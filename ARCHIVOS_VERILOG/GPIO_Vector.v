==> flow/design.v <==
module GPIO_Single (
    inout  wire PIN_DATA,           
    input  wire clk,                
    input  wire reset,              
    input  wire Enable,             
    input  wire Function,           
    input  wire Data_out,           
    input  wire Pin_Change_Mask,    
    input  wire [1:0] Int_Mask,     
    output reg  Data_in,            
    output reg  Pin_out,            
    output reg  IRQ_PIN_CHANGE,     
    output reg  IRQ_INT             
);
    reg PIN_DATA_prev;              
    reg pin_direction;              
    reg pin_value;                  
    reg irq_detected;               
    reg enable_reg;                 
    reg function_reg;               
    reg pin_change_mask_reg;        
    reg [1:0] int_mask_reg;         
    assign PIN_DATA = (enable_reg == 1'b0 && function_reg == 1'b1) ? pin_value : 1'bz;
    always @(posedge clk or posedge reset) begin
        if (reset) begin
            Data_in <= 1'b0;
            Pin_out <= 1'b0;
            PIN_DATA_prev <= 1'b0;
            pin_direction <= 1'b0;   
            pin_value <= 1'b0;
            IRQ_PIN_CHANGE <= 1'b0;
            IRQ_INT <= 1'b0;
            irq_detected <= 1'b0;
            enable_reg <= 1'b0;
            function_reg <= 1'b0;
            pin_change_mask_reg <= 1'b0;
            int_mask_reg <= 2'b00;
        end else begin
            enable_reg <= Enable;
            function_reg <= Function;
            pin_change_mask_reg <= Pin_Change_Mask;
            int_mask_reg <= Int_Mask;
            if (Enable == 1'b0) begin   
                pin_direction <= Function;
                if (Function == 1'b0) begin   
                    Data_in <= PIN_DATA;      
                    Pin_out <= 1'b0;          
                end else begin               
                    pin_value <= Data_out;    
                    Pin_out <= Data_out;      
                end
                if (Function == 1'b0 && pin_change_mask_reg) begin
                    case (int_mask_reg)
                        2'b01: begin   
                            irq_detected <= (PIN_DATA == 1'b1 && PIN_DATA_prev == 1'b0);
                        end
                        2'b10: begin   
                            irq_detected <= (PIN_DATA == 1'b0 && PIN_DATA_prev == 1'b1);
                        end
                        2'b11: begin   
                            irq_detected <= (PIN_DATA != PIN_DATA_prev);
                        end
                        default: begin   
                            irq_detected <= 1'b0;
                        end
                    endcase
                    if (irq_detected) begin
                        IRQ_PIN_CHANGE <= 1'b1;
                        IRQ_INT <= 1'b1;
                        Data_in <= PIN_DATA;   
                    end else begin
                        IRQ_PIN_CHANGE <= 1'b0;
                        IRQ_INT <= 1'b0;
                    end
                end else begin
                    IRQ_PIN_CHANGE <= 1'b0;
                    IRQ_INT <= 1'b0;
                    irq_detected <= 1'b0;
                end
                PIN_DATA_prev <= PIN_DATA;
            end else begin
                Pin_out <= 1'b0;    
                IRQ_PIN_CHANGE <= 1'b0;
                IRQ_INT <= 1'b0;
                Data_in <= 1'b0;
            end
        end
    end
endmodule
module gpio_vector (
    inout  wire [15:0] PIN_DATA,        
    input  wire clk,                    
    input  wire reset,                  
    input  wire Enable,                 
    input  wire [15:0] Function,        
    input  wire [15:0] Data_out,        
    input  wire [15:0] Pin_Change_Mask,  
    input  wire [1:0] Int_Mask,         
    output wire [15:0] Data_in,         
    output wire [15:0] Pin_out,         
    output wire IRQ_PIN_CHANGE,         
    output wire [1:0] IRQ_INT           
);
    wire [15:0] irq_pin_change_vector;  
    wire [1:0] irq_int_vector;          
    wire [15:0] function_internal;      
    assign function_internal[13:0] = Function[13:0];
    assign function_internal[14] = (Pin_Change_Mask[14]) ? 1'b0 : Function[14];
    assign function_internal[15] = (Pin_Change_Mask[15]) ? 1'b0 : Function[15];
    genvar i;
    generate
        for (i = 0; i < 14; i = i + 1) begin : gpio_pins_0_13
            GPIO_Single gpio_instance (
                .PIN_DATA(PIN_DATA[i]),                
                .clk(clk),                             
                .reset(reset),                         
                .Enable(Enable),                       
                .Function(function_internal[i]),       
                .Data_out(Data_out[i]),                
                .Pin_Change_Mask(Pin_Change_Mask[i]),  
                .Int_Mask(2'b00),                      
                .Data_in(Data_in[i]),                  
                .Pin_out(Pin_out[i]),                  
                .IRQ_PIN_CHANGE(irq_pin_change_vector[i]),  
                .IRQ_INT()                             
            );
        end
    endgenerate
    GPIO_Single gpio_instance_14 (
        .PIN_DATA(PIN_DATA[14]),                
        .clk(clk),                             
        .reset(reset),                         
        .Enable(Enable),                       
        .Function(function_internal[14]),      
        .Data_out(Data_out[14]),               
        .Pin_Change_Mask(Pin_Change_Mask[14]),  
        .Int_Mask(Int_Mask),                   
        .Data_in(Data_in[14]),                 
        .Pin_out(Pin_out[14]),                 
        .IRQ_PIN_CHANGE(irq_pin_change_vector[14]),  
        .IRQ_INT(irq_int_vector[0])            
    );
    GPIO_Single gpio_instance_15 (
        .PIN_DATA(PIN_DATA[15]),                
        .clk(clk),                             
        .reset(reset),                         
        .Enable(Enable),                       
        .Function(function_internal[15]),      
        .Data_out(Data_out[15]),               
        .Pin_Change_Mask(Pin_Change_Mask[15]),  
        .Int_Mask(Int_Mask),                   
        .Data_in(Data_in[15]),                 
        .Pin_out(Pin_out[15]),                 
        .IRQ_PIN_CHANGE(irq_pin_change_vector[15]),  
        .IRQ_INT(irq_int_vector[1])            
    );
    assign IRQ_PIN_CHANGE = |irq_pin_change_vector;
    assign IRQ_INT = irq_int_vector;
endmodule
### Tool chain data of gpio_vector

The steps from the RTL of gpio_vector to its reports follow in flow order.
Lines are those of the file above, counted from 1.
Operators carry their Yosys type and port widths (W data, S select, Z words).
Cell names lack the library's common part.
Not given: -

| design | value |
|---|---|
| top | gpio_vector |
| clock | clk |
| standard-cell library | sky130hd |
| corner | tt_025C_1v80 |

### Elaborated design

Counts by Yosys on the flattened word-level netlist (proc, flatten, opt, wreduce; memories kept). Register bits leave out memories and registers merged into their read ports (data or address). Print and check cells are left out. Cells with the same type and inputs are merged into one.

| cells by class | value |
|---|---|
| reduce/logical cells | 39 |
| muxes and demuxes | 96 |
| equality and inequality tests | 19 |
| bitwise operators | 8 |

Operators by type and width:

| cell | number |
|---|---|
| $mux W1 | 94 |
| $reduce_and A2 Y1 | 16 |
| $ne A2 B2 Y1 const B | 14 |
| $logic_and A1 B1 Y1 | 22 |
| $not A1 Y1 | 8 |
| $pmux W1 S3 | 2 |
| $eq A2 B2 Y1 const B | 2 |
| $ne A1 B1 Y1 | 2 |
| $eq A2 B1 Y1 const B | 1 |
| $reduce_or A2 Y1 | 1 |

| bit counts | value |
|---|---|
| output and inout port bits | 51 |
| elaborated cells | 236 |
| register bits after elaboration | 75 |

### Depth

Depth = most cells in a row (Yosys ltp): at word level without a register or memory, in the mapped netlist without a sequential cell, where the memories' decode and read muxes count.

| depth | value |
|---|---|
| depth in word-level cells | 7 |
| ABC_AREA | 0 |
| depth in mapped cells | 5 |
| depth with buffers taken out | 5 |

### After synthesis

Source: synth_stat.txt of the flow (Yosys; design flattened, memories mapped). It holds for the ABC_AREA given above (unset counts as 0); a run with the other value may have another netlist.

Cell types:

| cell type | number |
|---|---|
| dfrtp_1 | 58 |
| buf_4 | 35 |
| mux2i_1 | 16 |
| a21o_1 | 14 |
| nor2_1 | 24 |
| nand2b_4 | 6 |
| inv_1 | 21 |
| nand2b_1 | 12 |
| nor2_4 | 6 |
| ha_1 | 4 |
| nor3b_2 | 2 |
| buf_6 | 2 |
| nand2_1 | 6 |
| and4b_1 | 2 |
| a22oi_1 | 2 |
| buf_8 | 1 |
| nand3b_1 | 2 |
| o211ai_1 | 2 |

Not listed: further types 5, cells in them 8.

| synthesis totals | value |
|---|---|
| sequential area | 1451.4 µm² |
| mapped flip-flops | 58 |
| cell count | 223 |
| buffers | 39 |
| mapped area | 2617.5 µm² |

By module: a second synthesis without flattening, with its own total; a netlist apart from the flattened one above.

| second synthesis, totals | value |
|---|---|
| cell total of the unflattened synthesis | 488 |
| area (unflattened synthesis) | 5973.2 µm² |

Each row is one instance without its submodules.

Modules:

| module | sequential area (µm²) | cells | area (µm²) | instances |
|---|---|---|---|---|
| GPIO_Single | 225.2 | 30 | 370.4 | 16 |
| gpio_vector | 0.0 | 8 | 47.5 | 1 |

### Timing after synthesis

Path of least setup slack by OpenSTA after synthesis, without wires, with an ideal clock, recovery checks aside; 20% of the period is set as input and as output delay. Where synthesis merged equal registers, the netlist keeps one of their names.

| path post-synthesis | value |
|---|---|
| path kind | flip-flop to flip-flop |
| from | register (no name shown) |
| to | register gpio_instance_14.irq_detected |
| arrival time | 1071 ps |
| required time | 1233 ps |
| stages on the path | 6 |
| time at the first pin | 0 ps |
| buffers on the path | 0 |
| slack | 161 ps |
| delay of the path | 1158 ps |
| period | 1320 ps |
| synthesis period reached | 1159 ps |

"delay of the path" = arrival - input delay + setup time.
"stages on the path" counts driving pins, that of a launching flip-flop among them; a cell with two outputs on the path counts twice.
"synthesis period reached" = period - worst setup slack (recovery checks aside). The figure is calculated, with input and output delays left at 20% of the set period.
A register here has more assigning lines than the two given.

| between the ends, post-synthesis | value |
|---|---|
| cells stage by stage | dfrtp_1 > inv_1 > ha_1 > nand2_1 > o211ai_1 > a22oi_1 |

RTL lines, path post-synthesis:

| element | RTL line | RTL |
|---|---|---|
| to (assign) | 55 | `irq_detected <= (PIN_DATA == 1'b1 && PIN_DATA_prev == 1'b0);` |
| to (assign) | 58 | `irq_detected <= (PIN_DATA == 1'b0 && PIN_DATA_prev == 1'b1);` |
| to (decl) | 18 | `reg irq_detected;` |

No chain of elaborated cells between the ends is given.

### Worst path after layout

Path of least setup slack in the final report of flow run A (OpenROAD, finished layout, wires in). Where an end is a register, its clock arrival counts in the times.
The path's times are printed in steps of 10 ps; the period is the one set.

| path post-layout | value |
|---|---|
| path kind | flip-flop to output port |
| from | register gpio_pins_0_13[11].gpio_instance.Pin_out |
| to | output Pin_out[11] |
| time at the first pin | 320 ps |
| required time | 1140 ps |
| arrival time | 1170 ps |
| stages on the path | 2 |
| period | 1420 ps |
| buffers on the path | 1 |
| slack | -30 ps |

A register here has more assigning lines than the two given.

| between the ends, post-layout | value |
|---|---|
| cells stage by stage | dfrtp_1 > clkdlybuf4s50_1 |
| cells in the longest elaborated chain | 0 |

RTL lines, path post-layout:

| element | RTL line | RTL |
|---|---|---|
| from (decl) | 11 | `output reg  Pin_out,` |
| from (assign) | 27 | `Pin_out <= 1'b0;` |
| from (assign) | 50 | `Pin_out <= Data_out;` |
| to (decl) | 100 | `output wire [15:0] Pin_out,` |

Wiki page: gpio_vector / flow data

Flow measurements of gpio_vector on sky130hd: 2 stored runs with different settings, listed in no order. Input and output delays are each 20% of the period that was set; the output load is 0.01 pF.
By "achieved period" is meant the clock period of the run minus its worst setup slack. This is arithmetic on one report: input and output delays are still those of the set period (20% each).
"total design power": no workload was simulated; the value follows from the tool's default switching activity.

#### Flow run A

| setting | value |
|---|---|
| period_ns | `1.42` |
| SETUP_SLACK_MARGIN | `-0.07` |
| CAP_MARGIN | `20` |
| CORE_MARGIN | `2` |
| CORE_UTILIZATION | `40` |
| SLEW_MARGIN | `20` |

| result | value |
|---|---|
| synthesis area | 2617.5 µm² |
| die area | 7207.2 µm² |
| standard-cell area after layout | 3438.3 µm² |
| utilization in the final report | 54.1% |
| setup slack of the worst path | -34 ps |
| final setup TNS | -165 ps |
| lowest hold slack | 71 ps |
| total design power | 3791 uW |
| achieved period | 1454 ps |

#### Flow run B

| setting | value |
|---|---|
| period_ns | `2.34` |
| CORE_UTILIZATION | `48` |
| SETUP_SLACK_MARGIN | `0.05` |
| PLACE_DENSITY_LB_ADDON | `0.26` |
| CORE_ASPECT_RATIO | `1.13` |
| CELL_PAD_IN_SITES_DETAIL_PLACEMENT | `1` |
| GPL_TIMING_DRIVEN | `1` |
| CAP_MARGIN | `20` |
| SLEW_MARGIN | `35` |
| CORE_MARGIN | `2` |

| result | value |
|---|---|
| synthesis area | 2617.5 µm² |
| die area | 6060.9 µm² |
| standard-cell area after layout | 3349.5 µm² |
| utilization in the final report | 63.7% |
| setup slack of the worst path | 392 ps |
| final setup TNS | 0 ps |
| lowest hold slack | 247 ps |
| total design power | 2309 uW |
| achieved period | 1948 ps |
